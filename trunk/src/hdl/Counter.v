==> flow/design.v <==
`timescale 1ns/1ns
module Counter #(parameter N = 10)(input clk, rst, en, output reg [N-1:0] cnt);
  always @(posedge clk, posedge rst) begin
    if (rst)
      cnt <= 0;
    else if (en)
      cnt <= cnt + 1;
  end
endmodule
* Reports on Counter
Tool output for the design above, in the order of the flow.
Lines are those of the file above, counted from 1.
Operators carry their Yosys type and port widths (W data, S select, Z words).
Not given: n/a
- Top :: Counter
- Clock :: clk
- Cell library :: sky130hd
- Library corner :: tt_025C_1v80

* Elaborated design
Yosys after proc, flatten, opt, wreduce and memory -nomap, before mapping. Enables and synchronous resets that opt folds into registers are not counted as muxes. Memory bits, and registers merged into a memory's read port (data or address), are not among the register bits. Print and check cells are not counted. Equal cells are merged and count once.
- Register bits after elaboration :: 10
- Latch bits :: 0
- Memory bits (writable) :: 0
- ROM bits :: 0
- Clocked read ports x word width :: 0
- Memory cells :: 0
- Cells after elaboration :: 2
- $add $sub $neg :: 1
- Multiply operators :: 0
- Divide/modulo/power cells :: 0
- $lt $le $gt $ge :: 0
- Equal/unequal tests :: 0
- Shifts and indexed selects :: 0
- Multiplexer cells :: 0
- Bitwise gates (word level) :: 0
- Reduce/logical cells :: 0
** Operators by type and width (number)
- $add A10 B1 Y10 const B :: 1

* Depth
Longest topological path by Yosys (ltp), each cell counted once; first at word level (registers and memories cut), then after technology mapping (sequential cells cut; the memories' decode and read muxes count).
- Word-level depth :: 1
- ABC_AREA :: 0
- Gate-level depth with buffers :: 4

* After synthesis
Source: synth_stat.txt of the flow (Yosys; design flattened, memories mapped). It holds for the ABC_AREA given above (unset counts as 0); a run with the other value may have another netlist.
Totals and module areas in this step are rounded.
** Cells by type
- sky130_fd_sc_hd__dfrtp_1 :: number 10, area in all 250.24 sq um
- sky130_fd_sc_hd__xnor2_1 :: number 5, area in all 43.792 sq um
- sky130_fd_sc_hd__xor2_1 :: number 4, area in all 35.034 sq um
- sky130_fd_sc_hd__nor3_2 :: number 2, area in all 20.019 sq um
- sky130_fd_sc_hd__nand4_1 :: number 3, area in all 18.768 sq um
- sky130_fd_sc_hd__ha_1 :: number 1, area in all 12.512 sq um
- sky130_fd_sc_hd__nand4_2 :: number 1, area in all 12.512 sq um
- sky130_fd_sc_hd__mux2_2 :: number 1, area in all 11.261 sq um
- sky130_fd_sc_hd__nand2_1 :: number 3, area in all 11.261 sq um
- sky130_fd_sc_hd__nand3_1 :: number 2, area in all 10.01 sq um
- sky130_fd_sc_hd__and4_1 :: number 1, area in all 8.758 sq um
- sky130_fd_sc_hd__and3_1 :: number 1, area in all 6.256 sq um
- sky130_fd_sc_hd__buf_2 :: number 1, area in all 5.005 sq um
- sky130_fd_sc_hd__inv_1 :: number 1, area in all 3.754 sq um
- sky130_fd_sc_hd__nor2_1 :: number 1, area in all 3.754 sq um
- Standard cells after synthesis :: 37
- Mapped area :: 0.000453 sq mm
- Sequential part of the area :: 0.00025 sq mm
- Flip-flops :: 10

* Timing after synthesis
Path of least setup slack by OpenSTA after synthesis, without wires, with an ideal clock, recovery checks aside; 20% of the period is set as input and as output delay. Where synthesis merged equal registers, the netlist keeps one of their names.
- Kind :: register to register
- Start point :: register cnt[0]
- End point :: register cnt[1]
- Period :: 1.23 ns
- Launch time at the first pin :: 0.000 ns
- Arrival :: 0.978 ns
- Data required time :: 1.105 ns
- Slack :: 0.127 ns
- Path delay :: 1.103 ns
- Stages on the path :: 3
- Synthesis period reached :: 1.103 ns
"path delay" = arrival - input delay + setup time.
"stages on the path": output pins that drive a net of the path, with the launching flip-flop's if there is one; two outputs of one cell count as two.
"synthesis period reached" = period - worst setup slack (recovery checks aside). The figure is calculated, with input and output delays left at 20% of the set period.
Between the ends stands the longest chain of elaborated cells between them, by number of cells; it is not shown to be the way that was timed. Of several equally long chains one is given.
Each line given opens the expression or statement behind the cell; cells for indexed reads and writes are added by Yosys, which also makes memories of some case tables.
- Path through :: sky130_fd_sc_hd__dfrtp_1 sky130_fd_sc_hd__ha_1 sky130_fd_sc_hd__mux2_2
- Cells in the longest elaborated chain :: 1
** RTL lines, path post-synthesis
- start, declared :: RTL line 2 : module Counter #(parameter N = 10)(input clk, rst, en, output reg [N-1:0] cnt);
- start, assigned :: RTL line 5 : cnt <= 0;
- start, assigned :: RTL line 7 : cnt <= cnt + 1;
- $add A10 B1 Y10 :: RTL line 7
- end, assigned :: RTL line 5
- end, assigned :: RTL line 7
- end, declared :: RTL line 2

* Timing after layout
From the final timing report of record 1: the path of least setup slack in the routed layout; clock arrival at registers is part of the times.
- Kind :: register to output
- Start point :: register cnt[2]
- End point :: output port cnt[2]
- Period :: 1.84 ns
- External output delay :: 0.37 ns
- Launch time at the first pin :: 0.26 ns
- Arrival :: 1.30 ns
- Data required time :: 1.47 ns
- Slack :: 0.18 ns
- Stages on the path :: 2
- Path through :: sky130_fd_sc_hd__dfrtp_1 sky130_fd_sc_hd__clkdlybuf4s50_1
- Cells in the longest elaborated chain :: 0
** RTL lines, path post-layout
- start, declared :: RTL line 2 : module Counter #(parameter N = 10)(input clk, rst, en, output reg [N-1:0] cnt);
- start, assigned :: RTL line 5 : cnt <= 0;
- start, assigned :: RTL line 7 : cnt <= cnt + 1;
- end, declared :: RTL line 2

Data sheet: physical implementation of Counter

Module Counter, platform sky130hd: 2 stored runs of the flow (Yosys, OpenROAD) with differing settings, in no particular order. Input and output delays are each 20% of the period that was set; the output load is 0.01 pF.
"achieved clock period" = clock period - worst setup slack. The figure is calculated, with input and output delays left at 20% of the set period.
"worst path time" is the time allowed to the run's worst setup path (the clock period less input and output delay, where it has them) less its slack. Clock arrival times count: a late capture clock shortens it, a late launch clock lengthens it.
"total power of the final layout": no workload was simulated; the value follows from the tool's default switching activity.
The measured numbers are rounded.

* Record 1
** Files
==> flow/run.sh <==
#!/bin/bash
# the make line also repeats the synthesis and layout settings of config.mk as NAME=value (left out here)
make -C /OpenROAD-flow-scripts/flow DESIGN_CONFIG=/design/flow/config.mk WORK_HOME=/design/flow/orfs CLKGATE_MAP_FILE= finish
==> flow/config.mk <==
export PLATFORM = sky130hd
export DESIGN_NAME = Counter
export DESIGN_NICKNAME = Counter
export VERILOG_FILES = /design/flow/design.v
export SDC_FILE = /design/flow/constraint.sdc
export NUM_CORES = 4
export LEC_CHECK = 0
export CAP_MARGIN = 20
export CELL_PAD_IN_SITES_DETAIL_PLACEMENT = 0
export CELL_PAD_IN_SITES_GLOBAL_PLACEMENT = 3
export CORE_MARGIN = 8
export CORE_UTILIZATION = 29
export CTS_CLUSTER_DIAMETER = 322
export GPL_ROUTABILITY_DRIVEN = 0
export MAX_ROUTING_LAYER = met5
export PLACE_DENSITY = 0.49
export SLEW_MARGIN = 25
==> flow/constraint.sdc <==
create_clock -name core_clock -period 1.84 [get_ports {clk}]
set_input_delay 0.3680 -clock core_clock [delete_from_list [all_inputs] [get_ports {clk}]]
set_output_delay 0.3680 -clock core_clock [all_outputs]
set_load 0.01 [all_outputs]
** Results
- Worst slack on setup checks :: 0.176 ns
- Achieved clock period :: 1.664 ns
- Standard-cell area after layout :: 0.000624 sq mm
- Area of the synthesized netlist :: 0.000453 sq mm
- Post-layout utilization :: 41.9%
- Setup total negative slack :: 0.000 ns
- Total power of the final layout :: 948 uW
- Area inside the die boundary :: 0.00308 sq mm
- Worst path time :: 1.30 ns
- Worst setup path kind :: register to output

* Record 2
** Files
==> flow/run.sh <==
#!/bin/bash
# the make line also repeats the synthesis and layout settings of config.mk as NAME=value (left out here)
make -C /OpenROAD-flow-scripts/flow DESIGN_CONFIG=/design/flow/config.mk WORK_HOME=/design/flow/orfs CLKGATE_MAP_FILE= finish
==> flow/config.mk <==
export PLATFORM = sky130hd
export DESIGN_NAME = Counter
export DESIGN_NICKNAME = Counter
export VERILOG_FILES = /design/flow/design.v
export SDC_FILE = /design/flow/constraint.sdc
export NUM_CORES = 4
export LEC_CHECK = 0
export CAP_MARGIN = 20
export CORE_MARGIN = 2
export CORE_UTILIZATION = 72
export CTS_CLUSTER_DIAMETER = 381
export GPL_ROUTABILITY_DRIVEN = 1
export PLACE_DENSITY_LB_ADDON = 0.29
export SLEW_MARGIN = 20
export TNS_END_PERCENT = 90
==> flow/constraint.sdc <==
create_clock -name core_clock -period 1.7 [get_ports {clk}]
set_input_delay 0.3400 -clock core_clock [delete_from_list [all_inputs] [get_ports {clk}]]
set_output_delay 0.3400 -clock core_clock [all_outputs]
set_load 0.01 [all_outputs]
** Results
Incomplete, floorplanning halted on PDN-0185.
